==> flow/design.v <==
module fifo #(parameter WIDTH = 592, DEPTH = 4) (
    input  logic                 clk,
    input  logic                 rst_n,
    input  logic                 pop,
    input  logic                 push,
    input  logic [WIDTH-1:0]     write_data,
    output logic [WIDTH-1:0]     read_data,
    output logic                 fifo_full,
    output logic                 fifo_empty
);
    logic [WIDTH-1:0] buffer [0:DEPTH-1];
    logic [$clog2(DEPTH)-1:0] read_pointer, write_pointer;
    logic [$clog2(DEPTH):0]   count;
    assign fifo_empty = (count == 0);
    assign fifo_full  = (count == DEPTH);
    assign read_data = buffer[read_pointer];
    always_ff @(posedge clk or negedge rst_n) begin
        if (!rst_n)
            count <= 0;
        else if (push && !fifo_full && !(pop && !fifo_empty))
            count <= count + 1;
        else if (pop && !fifo_empty && !(push && !fifo_full))
            count <= count - 1;
    end
    always_ff @(posedge clk or negedge rst_n) begin
        if (!rst_n) begin
            write_pointer <= 0;
            for (int k = 0; k < DEPTH; k++)
                buffer[k] <= 0;
        end 
        else if (push && !fifo_full) begin
            buffer[write_pointer] <= write_data;
            if (write_pointer == DEPTH-1)
                write_pointer <= 0;          
            else
                write_pointer <= write_pointer + 1;
        end
    end
    always_ff @(posedge clk or negedge rst_n) begin
        if (!rst_n) begin
            read_pointer <= 0;
        end
        else if (pop && !fifo_empty) begin
            if (read_pointer == DEPTH-1)
                read_pointer <= 0;           
            else
                read_pointer <= read_pointer + 1;
        end
    end
endmodule
== Tool chain data of fifo ==
The steps from the RTL of fifo to its reports follow in flow order.
Line numbers count from 1 in the design file above.
Cell names lack the library's common part.
A cell with n/a has no value.
Inputs
  top: fifo
  clock port: clk
  library: sky130hd
  timing corner: tt_025C_1v80

== After elaboration ==
Source: Yosys, flattened and elaborated. Widths are those after wreduce. Registers that Yosys merges into a memory's read port (data or address) are not register bits. Print and check cells do not count. Equal cells are merged and count once.
Storage and ports
  register bits after elaboration: 2375
  bits of input ports: 596
  output and inout port bits: 594
  cells after elaboration: 39
Cells by class
  add/subtract/negate cells: 4
  equal/unequal tests: 7
  mux-type cells: 5
  reductions and logical operators: 16
Operator list (number)
  592-bit parallel mux with 4-bit select: 1
  2-bit equality test (second input constant): 4
  2-bit AND reduction: 4
  3-bit two-way mux: 2
  1-bit logical AND: 4
  1-bit logical NOT: 4
  2-bit by 1-bit adder with 2-bit output (second input constant): 2
  2-bit by 1-bit equality test with 1-bit output (second input constant): 2
  2-bit logical NOT: 2
  2-bit two-way mux: 2
  3-bit by 1-bit adder with 3-bit output (second input constant): 1
  3-bit by 1-bit subtractor with 3-bit output (second input constant): 1
  3-bit equality test (second input constant): 1
  3-bit logical NOT: 1
  2-bit nonzero test: 1

== Logic depth ==
Longest topological path by Yosys (ltp), each cell counted once; first at word level (registers and memories cut), then after technology mapping (sequential cells cut; the memories' decode and read muxes count).
Depth
  depth in word-level cells: 7
  ABC_AREA: 1
  mapped depth: 14
  gate-level depth less buffers: 12

== Synthesis result ==
Source: synth_stat.txt of the flow (Yosys; design flattened, memories mapped). It holds for the ABC_AREA given above (unset counts as 0); a run with the other value may have another netlist.
Cell types
  dfrtp_1: number 2375, area in all 59432 um^2
  nand2_1: number 8304, area in all 3.12E+04 um^2
  nand4_1: number 2368, area in all 1.48E+04 um^2
  buf_6: number 352, area in all 3.96E+03 um^2
  buf_2: number 764, area in all 3.82E+03 um^2
  nand3_1: number 594, area in all 2.97E+03 um^2
  clkbuf_1: number 145, area in all 544.272 um^2
  buf_12: number 21, area in all 420.403 um^2
  buf_4: number 45, area in all 337.824 um^2
  buf_1: number 44, area in all 165.158 um^2
  ha_1: number 9, area in all 112.608 um^2
  buf_8: number 5, area in all 75.072 um^2
  nand3_4: number 4, area in all 70.067 um^2
  inv_1: number 11, area in all 41.29 um^2
  clkbuf_4: number 4, area in all 30.029 um^2
  fa_1: number 1, area in all 20.019 um^2
  nand2_8: number 1, area in all 20.019 um^2
  nand4_2: number 1, area in all 12.512 um^2
Other cell types: 6; their cells: 8.
Synthesis totals
  cell count: 15056
  chip area (Yosys): 118078.2 um^2
  area of sequential cells: 59432.0 um^2
  mapped flip-flops: 2375
  buffers: 1380

== Path before layout ==
Source: OpenSTA report_checks on the synthesized netlist (no wires, ideal clock, input and output delay 20% of the period each), path of least setup slack; recovery checks are left aside. Register names are those of the netlist, which keeps one name where synthesis merged equal registers.
Timing post-synthesis
  kind: input port to flip-flop
  from: in push
  to: reg count[2]
  clock period: 2.71 ns
  external input delay: 0.542 ns
  library setup time: 0.117 ns
  time at the first pin: 0.542 ns
  arrival time: 1.932 ns
  data required time: 2.593 ns
  setup slack: 0.661 ns
  delay of the path: 1.507 ns
  stages on the path: 12
  buffers on the path: 3
  period reached after synthesis: 2.049 ns
"delay of the path" is the arrival time less input delay plus setup time.
"stages on the path" counts driving pins, that of a launching flip-flop among them; a cell with two outputs on the path counts twice.
"period reached after synthesis" = period - worst setup slack (recovery checks aside). The figure is calculated, with input and output delays left at 20% of the set period.
Between the ends stands the longest chain of elaborated cells between them, by number of cells; it is not shown to be the way that was timed. Of several equally long chains one is given.
A line is the first line of the expression or statement that the cell stems from. Yosys adds cells for indexed reads and writes and turns some case tables into memories.
At most two assigning lines are given for a register; there are more.
On the way, post-synthesis
  cell sequence: buf_6 > buf_6 > buf_2 > nand2_2 > inv_1 > ha_1 > inv_1 > fa_1 > nand2_1 > nand3_1 > nand2_1 > nand2_1
  cells in the longest elaborated chain: 5
  elaborated cells on any way between the ends: 7
  classes of those cells: mux: 2; reduce/logical: 5
Ends and longest elaborated chain, post-synthesis
  start, declared: line 5  | input  logic                 push,
  1-bit logical AND: line 22  | else if (pop && !fifo_empty && !(push && !fifo_full))
  1-bit logical NOT: line 22
  1-bit logical AND: line 22
  3-bit two-way mux: line 22
  3-bit two-way mux: line 20  | else if (push && !fifo_full && !(pop && !fifo_empty))
  end, assigned: line 21  | count <= count + 1;
  end, assigned: line 23  | count <= count - 1;
  end, declared: line 13  | logic [$clog2(DEPTH):0]   count;

== Path in the finished layout ==
From the final timing report of run 1: the path of least setup slack in the routed layout; clock arrival at registers is part of the times.
Timing post-layout
  kind: flip-flop to output port
  from: reg read_pointer[0]
  to: out read_data[539]
  clock period: 2.52 ns
  output delay: 0.50 ns
  time at the first pin: 0.99 ns
  arrival time: 3.34 ns
  data required time: 2.02 ns
  setup slack: -1.33 ns
  stages on the path: 11
  buffers on the path: 5
Between the ends stands the longest chain of elaborated cells between them, by number of cells; it is not shown to be the way that was timed. Of several equally long chains one is given.
At most two assigning lines are given for a register; there are more.
On the way, post-layout
  cell sequence: dfrtp_1 > buf_6 > ha_4 > buf_16 > buf_12 > buf_12 > nand2_1 > nand3_1 > nand2_1 > nand2_2 > clkdlybuf4s50_1
  cells in the longest elaborated chain: 2
  elaborated cells on any way between the ends: 5
  classes of those cells: eq/ne: 3; mux: 1; reduce/logical: 1
Ends and longest elaborated chain, post-layout
  start, declared: line 12  | logic [$clog2(DEPTH)-1:0] read_pointer, write_pointer;
  start, assigned: line 41  | read_pointer <= 0;
  start, assigned: line 47  | read_pointer <= read_pointer + 1;
  2-bit equality test: line 16  | assign read_data = buffer[read_pointer];
  592-bit parallel mux with 4-bit select: line 16
  end, declared: line 7  | output logic [WIDTH-1:0]     read_data,

FLOW RESULTS
============

Record of 2 stored runs of the RTL-to-layout flow on fifo, platform sky130hd. The runs are unordered. Constraints: input delay and output delay 20% of the set period each, output load 0.01 pF.
"achieved clock period (ns)": clock period set for the run, less the worst setup slack. It is reckoned from that one timing run; input and output delays stay at 20% of the period that was set.
By "worst setup path time (ns)" is meant the share of the clock period that the worst setup path is allowed (20% is reserved at inputs, 20% at outputs), minus its slack. Clock arrival times at its registers enter into it.
"finish__power__total" is the tool's figure for a default switching activity; nothing was simulated.

Flow files of run 1
==> flow/run.sh <==
#!/bin/bash
# the make line also repeats the synthesis and layout settings of config.mk as NAME=value (left out here)
make -C /OpenROAD-flow-scripts/flow DESIGN_CONFIG=/design/flow/config.mk WORK_HOME=/design/flow/orfs CLKGATE_MAP_FILE= finish
==> flow/config.mk <==
export PLATFORM = sky130hd
export DESIGN_NAME = fifo
export DESIGN_NICKNAME = fifo
export VERILOG_FILES = /design/flow/design.v
export SDC_FILE = /design/flow/constraint.sdc
export NUM_CORES = 4
export LEC_CHECK = 0
export ABC_AREA = 1
export CAP_MARGIN = 0
export CELL_PAD_IN_SITES_GLOBAL_PLACEMENT = 3
export CORE_MARGIN = 2
export CORE_UTILIZATION = 17
export CTS_CLUSTER_DIAMETER = 227
export GPL_ROUTABILITY_DRIVEN = 1
export GPL_TIMING_DRIVEN = 1
export MAX_ROUTING_LAYER = met5
export PLACE_DENSITY = 0.78
export SETUP_SLACK_MARGIN = -0.1
export SLEW_MARGIN = 20
export TNS_END_PERCENT = 20
==> flow/constraint.sdc <==
create_clock -name core_clock -period 2.52 [get_ports {clk}]
set_input_delay 0.5040 -clock core_clock [delete_from_list [all_inputs] [get_ports {clk}]]
set_output_delay 0.5040 -clock core_clock [all_outputs]
set_load 0.01 [all_outputs]

report of run 1
yosys chip area after synthesis (um^2): 118078.2
finish__design__die__area: 701264.0
finish__design__instance__area__stdcell: 155678.0
finish__design__instance__utilization: 0.2245
finish__timing__setup__ws: -1.327
finish__timing__setup__tns: -656.858
finish__timing__hold__ws: 0.181
finish__power__total: 2.205e-01
achieved clock period (ns): 3.847
worst setup path time (ns): 3.34
worst setup path kind: flip-flop to output port

Flow files of run 2
==> flow/run.sh <==
#!/bin/bash
# the make line also repeats the synthesis and layout settings of config.mk as NAME=value (left out here)
make -C /OpenROAD-flow-scripts/flow DESIGN_CONFIG=/design/flow/config.mk WORK_HOME=/design/flow/orfs CLKGATE_MAP_FILE= finish
==> flow/config.mk <==
export PLATFORM = sky130hd
export DESIGN_NAME = fifo
export DESIGN_NICKNAME = fifo
export VERILOG_FILES = /design/flow/design.v
export SDC_FILE = /design/flow/constraint.sdc
export NUM_CORES = 4
export LEC_CHECK = 0
export ABC_AREA = 1
export CAP_MARGIN = 20
export CELL_PAD_IN_SITES_DETAIL_PLACEMENT = 1
export CORE_MARGIN = 2
export CORE_UTILIZATION = 65
export GPL_ROUTABILITY_DRIVEN = 0
export HOLD_SLACK_MARGIN = 0.27
export MIN_ROUTING_LAYER = met2
export PLACE_DENSITY = 0.49
export SETUP_SLACK_MARGIN = -0.21
export SLEW_MARGIN = 20
==> flow/constraint.sdc <==
create_clock -name core_clock -period 3.04 [get_ports {clk}]
set_input_delay 0.6080 -clock core_clock [delete_from_list [all_inputs] [get_ports {clk}]]
set_output_delay 0.6080 -clock core_clock [all_outputs]
set_load 0.01 [all_outputs]

report of run 2: did not finish, place, DPL-0033
